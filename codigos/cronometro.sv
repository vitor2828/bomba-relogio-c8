==> flow/design.v <==
module cronometro(
	input logic clk,
	input logic reset,
	input logic start,
	input logic desarmada,
	output logic [3:0] min,
	output logic [3:0] dez_seg,
	output logic [3:0] unid_seg,
	output logic explodiu
);
	logic tick;
	logic ativo;
	divisor_clock div(
		.clk(clk),
		.reset(reset),
		.tick_1s(tick)
	);
	always_ff@(posedge clk, posedge reset) begin
		if(reset) begin
			min<=2;
			dez_seg<=5;
			unid_seg<=9;
			ativo <= 0;
			explodiu <= 0;
		end 
		else if(start) begin
			min<=2;
			dez_seg<=5;
			unid_seg<=9;
			ativo <= 1;
			explodiu <= 0;
		end	
		else if(desarmada) begin
			ativo <= 0;
			explodiu <= 0;
		end
		else if(ativo && tick) begin
			if(unid_seg == 0) begin
				unid_seg <= 9;
				if (dez_seg == 0) begin
					dez_seg <= 5;
					if(min == 0) begin
						min <= 0;
						dez_seg <= 0;
						unid_seg <= 0;
						ativo <= 0;
						explodiu <= 1;
					end else begin
						min <= min - 1;
					end
				end else begin
					dez_seg <= dez_seg - 1;
				end
			end else begin
				unid_seg <= unid_seg - 1;
			end
		end
	end
endmodule
module divisor_clock(
	input logic clk,
	input logic reset,
	output logic tick_1s  
);
	parameter FREQ = 5;  
	int contador;
	always_ff@(posedge clk, posedge reset) begin
		if(reset) begin
			contador <= 0;
			tick_1s <= 0;
		end else begin
			if (contador == FREQ - 1) begin
			contador <= 0;
			tick_1s <= 1;  
			end else begin
				contador <= contador + 1;
				tick_1s <= 0;
			end
		end
	end
endmodule
# [Tool chain data of cronometro]
# What the tools print for cronometro, step after step.
# Line numbers count from 1 in the design file above.
# Operators: Yosys type, input widths -> output width; for muxes data width and select width s.
# A cell with n/a has no value.
[setup] design="cronometro" clock_port="clk" library="sky130hd" corner="tt_025C_1v80"

# [After elaboration]
# Yosys after proc, flatten, opt, wreduce and memory -nomap, before mapping. Memory bits, and registers merged into a memory's read port (data or address), are not among the register bits. Print and check cells are not counted. Equal cells are merged and count once.
[word_totals] regBits=47 mem_count=0 inputBits=4 clocked_rd_ports_x_width=0 out_inout_bits=13 latchBits=0 ramBits=0 rom_bits=0
[op_classes] n_reduce_logical=15 mux=32 cmp=0 div=0 multipliers=0 add_sub_neg=4 eq_ne=2 shifts=0 bitwise=0
[ops] op="$mux 4" n=17
[ops] op="$add 32x2->32 const B" n=1
[ops] op="$eq 32x4->1 const B" n=1
[ops] op="$mux 32" n=1
[ops] op="$mux 1" n=13
[ops] op="$reduce_bool 3->1" n=4
[ops] op="$sub 4x1->4 const B" n=3
[ops] op="$logic_not 4->1" n=3
[ops] op="$reduce_and 4->1" n=2
[ops] op="$reduce_bool 2->1" n=3
[ops] op="$reduce_and 3->1" n=1
[ops] op="$mux 3" n=1
[ops] op="$ne 2x2->1 const B" n=1
[ops] op="$reduce_and 2->1" n=1
[ops] op="$logic_and 1x1->1" n=1

# [Depth]
# Depth = most cells in a row (Yosys ltp): at word level without a register or memory, in the mapped netlist without a sequential cell, where the memories' decode and read muxes count.
[logic_depth] word_depth=7 abc_area=0 depth_mapped=7 depth_no_buf=7

# [Synthesis result]
# The flow's flattened synthesis, as Yosys stat reports it; memories are mapped. The netlist is that of the ABC_AREA named above (0 if unset); the other value can give another one.
# Totals and module areas in this step are rounded.
[synth_totals] area_um2=2350 n_buf=2 ffs=47 cells=228
[types] cell_type="sky130_fd_sc_hd__dfrtp_1" n=42
[types] cell_type="sky130_fd_sc_hd__xnor2_1" n=16
[types] cell_type="sky130_fd_sc_hd__dfstp_2" n=5
[types] cell_type="sky130_fd_sc_hd__xor2_1" n=14
[types] cell_type="sky130_fd_sc_hd__nor2_1" n=25
[types] cell_type="sky130_fd_sc_hd__inv_1" n=18
[types] cell_type="sky130_fd_sc_hd__nand2_1" n=18
[types] cell_type="sky130_fd_sc_hd__nor4_4" n=3
[types] cell_type="sky130_fd_sc_hd__ha_1" n=5
[types] cell_type="sky130_fd_sc_hd__nand3_1" n=10
[types] cell_type="sky130_fd_sc_hd__nor3_1" n=10
[types] cell_type="sky130_fd_sc_hd__nor4_1" n=7
[types] cell_type="sky130_fd_sc_hd__nor3_2" n=4
[types] cell_type="sky130_fd_sc_hd__nand4_1" n=6
[types] cell_type="sky130_fd_sc_hd__a21oi_1" n=7
[types] cell_type="sky130_fd_sc_hd__o21ai_0" n=5
[types] cell_type="sky130_fd_sc_hd__or4_1" n=3
[types] cell_type="sky130_fd_sc_hd__nand3_2" n=2
# Not listed: further types 22, cells in them 28.
# By module: a second synthesis without flattening, with its own total; a netlist apart from the flattened one above.
[hier_totals] cells_unflattened=227 hier_area_um2=2370
# Each row is one instance without its submodules.
[by_module] mod="divisor_clock" instances=1 n_cells=139 seq_area_um2=826 area_um2=1550
[by_module] mod="cronometro" instances=1 n_cells=88 seq_area_um2=357 area_um2=815

# [Timing after synthesis]
# Source: OpenSTA report_checks on the synthesized netlist (no wires, ideal clock, input and output delay 20% of the period each), path of least setup slack; recovery checks are left aside. Register names are those of the netlist, which keeps one name where synthesis merged equal registers.
[synth_path] path_type="flip-flop to flip-flop" startpoint="reg unid_seg[1]" endpoint="reg min[2]" setup_slack_ns=0.222 tclk_ns=2.14 path_delay_ns=1.917 driving_pins=7 t_arrival_ns=1.839 setup_ns=0.078 synth_period_reached_ns=1.918
# "path_delay_ns" = arrival - input delay + setup time.
# "driving_pins" counts driving pins, that of a launching flip-flop among them; a cell with two outputs on the path counts twice.
# "synth_period_reached_ns" = period - worst setup slack (recovery checks aside). The figure is calculated, with input and output delays left at 20% of the set period.
# The rows between start and end are the longest chain of elaborated cells between them; the timing report does not say that the signal goes this way. Where chains are equally long, one stands for them.
# Each line given opens the expression or statement behind the cell; cells for indexed reads and writes are added by Yosys, which also makes memories of some case tables.
# At most two assigning lines are given for a register; there are more.
[synth_between] cell_sequence="sky130_fd_sc_hd__dfrtp_1 sky130_fd_sc_hd__inv_1 sky130_fd_sc_hd__ha_1 sky130_fd_sc_hd__nor3b_1 sky130_fd_sc_hd__nand3_1 sky130_fd_sc_hd__or4_1 sky130_fd_sc_hd__a21oi_1" elab_chain_len=5 cells_between=7 cone_lines=4 classes_between="mux: 4; reduce/logical: 3"
[synth_lines] element="start, declared" line=8 text="output logic [3:0] unid_seg,"
[synth_lines] element="start, assigned" line=22 text="unid_seg<=9;"
[synth_lines] element="start, assigned" line=55 text="unid_seg <= unid_seg - 1;"
[synth_lines] element="$logic_not 4->1" line=38 text="if(unid_seg == 0) begin"
[synth_lines] element="$mux 4" line=38
[synth_lines] element="$mux 4" line=37 text="else if(ativo && tick) begin"
[synth_lines] element="$mux 4" line=33 text="else if(desarmada) begin"
[synth_lines] element="$mux 4" line=26 text="else if(start) begin"
[synth_lines] element="end, assigned" line=27 text="min<=2;"
[synth_lines] element="end, assigned" line=49 text="min <= min - 1;"
[synth_lines] element="end, declared" line=6 text="output logic [3:0] min,"

# [Path in the finished layout]
# From the final timing report of run A: the path of least setup slack in the routed layout; clock arrival at registers is part of the times.
[layout_path] path_type="flip-flop to flip-flop" startpoint="reg unid_seg[1]" endpoint="reg min[2]" setup_ns=0.08 t_arrival_ns=2.46 tclk_ns=3.37 driving_pins=7 setup_slack_ns=1.13
# The rows between start and end are the longest chain of elaborated cells between them; the timing report does not say that the signal goes this way. Where chains are equally long, one stands for them.
# At most two assigning lines are given for a register; there are more.
[layout_between] cell_sequence="sky130_fd_sc_hd__dfrtp_1 sky130_fd_sc_hd__inv_1 sky130_fd_sc_hd__ha_1 sky130_fd_sc_hd__nor3b_1 sky130_fd_sc_hd__nand3_1 sky130_fd_sc_hd__or4_1 sky130_fd_sc_hd__a21oi_1" elab_chain_len=5 cells_between=7 cone_lines=4 classes_between="mux: 4; reduce/logical: 3"
[layout_lines] element="start, declared" line=8 text="output logic [3:0] unid_seg,"
[layout_lines] element="start, assigned" line=22 text="unid_seg<=9;"
[layout_lines] element="start, assigned" line=55 text="unid_seg <= unid_seg - 1;"
[layout_lines] element="$logic_not 4->1" line=38 text="if(unid_seg == 0) begin"
[layout_lines] element="$mux 4" line=38
[layout_lines] element="$mux 4" line=37 text="else if(ativo && tick) begin"
[layout_lines] element="$mux 4" line=33 text="else if(desarmada) begin"
[layout_lines] element="$mux 4" line=26 text="else if(start) begin"
[layout_lines] element="end, assigned" line=27 text="min<=2;"
[layout_lines] element="end, assigned" line=49 text="min <= min - 1;"
[layout_lines] element="end, declared" line=6 text="output logic [3:0] min,"

# cronometro through Yosys and OpenROAD on sky130hd: 2 stored runs, unordered, with their settings and measured results. The constraints put input and output delay at 20% of the set period each and load the outputs with 0.01 pF.
# "achieved_clock_period_ns": clock period set for the run, less the worst setup slack. It is reckoned from that one timing run; input and output delays stay at 20% of the period that was set.
# "timing.worst_path_ns": the worst setup path's part of the clock period (all of it between registers, 20% less for each end at a port) less its slack. A launch clock that arrives late makes it longer, a capture clock that arrives late makes it shorter.
# The results are shown rounded.
run="run A" settings period_ns=3.37 CORE_UTILIZATION=55 SETUP_SLACK_MARGIN=0.12 PLACE_DENSITY_LB_ADDON=0.11 CELL_PAD_IN_SITES_GLOBAL_PLACEMENT=1 TNS_END_PERCENT=15 CAP_MARGIN=20 CORE_MARGIN=2 SLEW_MARGIN=20
run="run A" results synthArea_um2=2350 die_area_um2=4820 stdcell_area_um2=2670 setup_worst_slack_ns=1.13 timing.setup.tns_ns=0.000 achieved_clock_period_ns=2.238 timing.worst_path_ns=2.24 path_kind="flip-flop to flip-flop"
run="run B" settings period_ns=2.46 CORE_UTILIZATION=54 PLACE_DENSITY=0.93 CORE_ASPECT_RATIO=1.82 CELL_PAD_IN_SITES_GLOBAL_PLACEMENT=1 ABC_AREA=1 GPL_TIMING_DRIVEN=1 CAP_MARGIN=40 CORE_MARGIN=2 SLEW_MARGIN=20
run="run B" results synthArea_um2=2850 die_area_um2=5890 stdcell_area_um2=3190 setup_worst_slack_ns=0.561 timing.setup.tns_ns=0.000 achieved_clock_period_ns=1.899 timing.worst_path_ns=1.41 path_kind="flip-flop to output port"
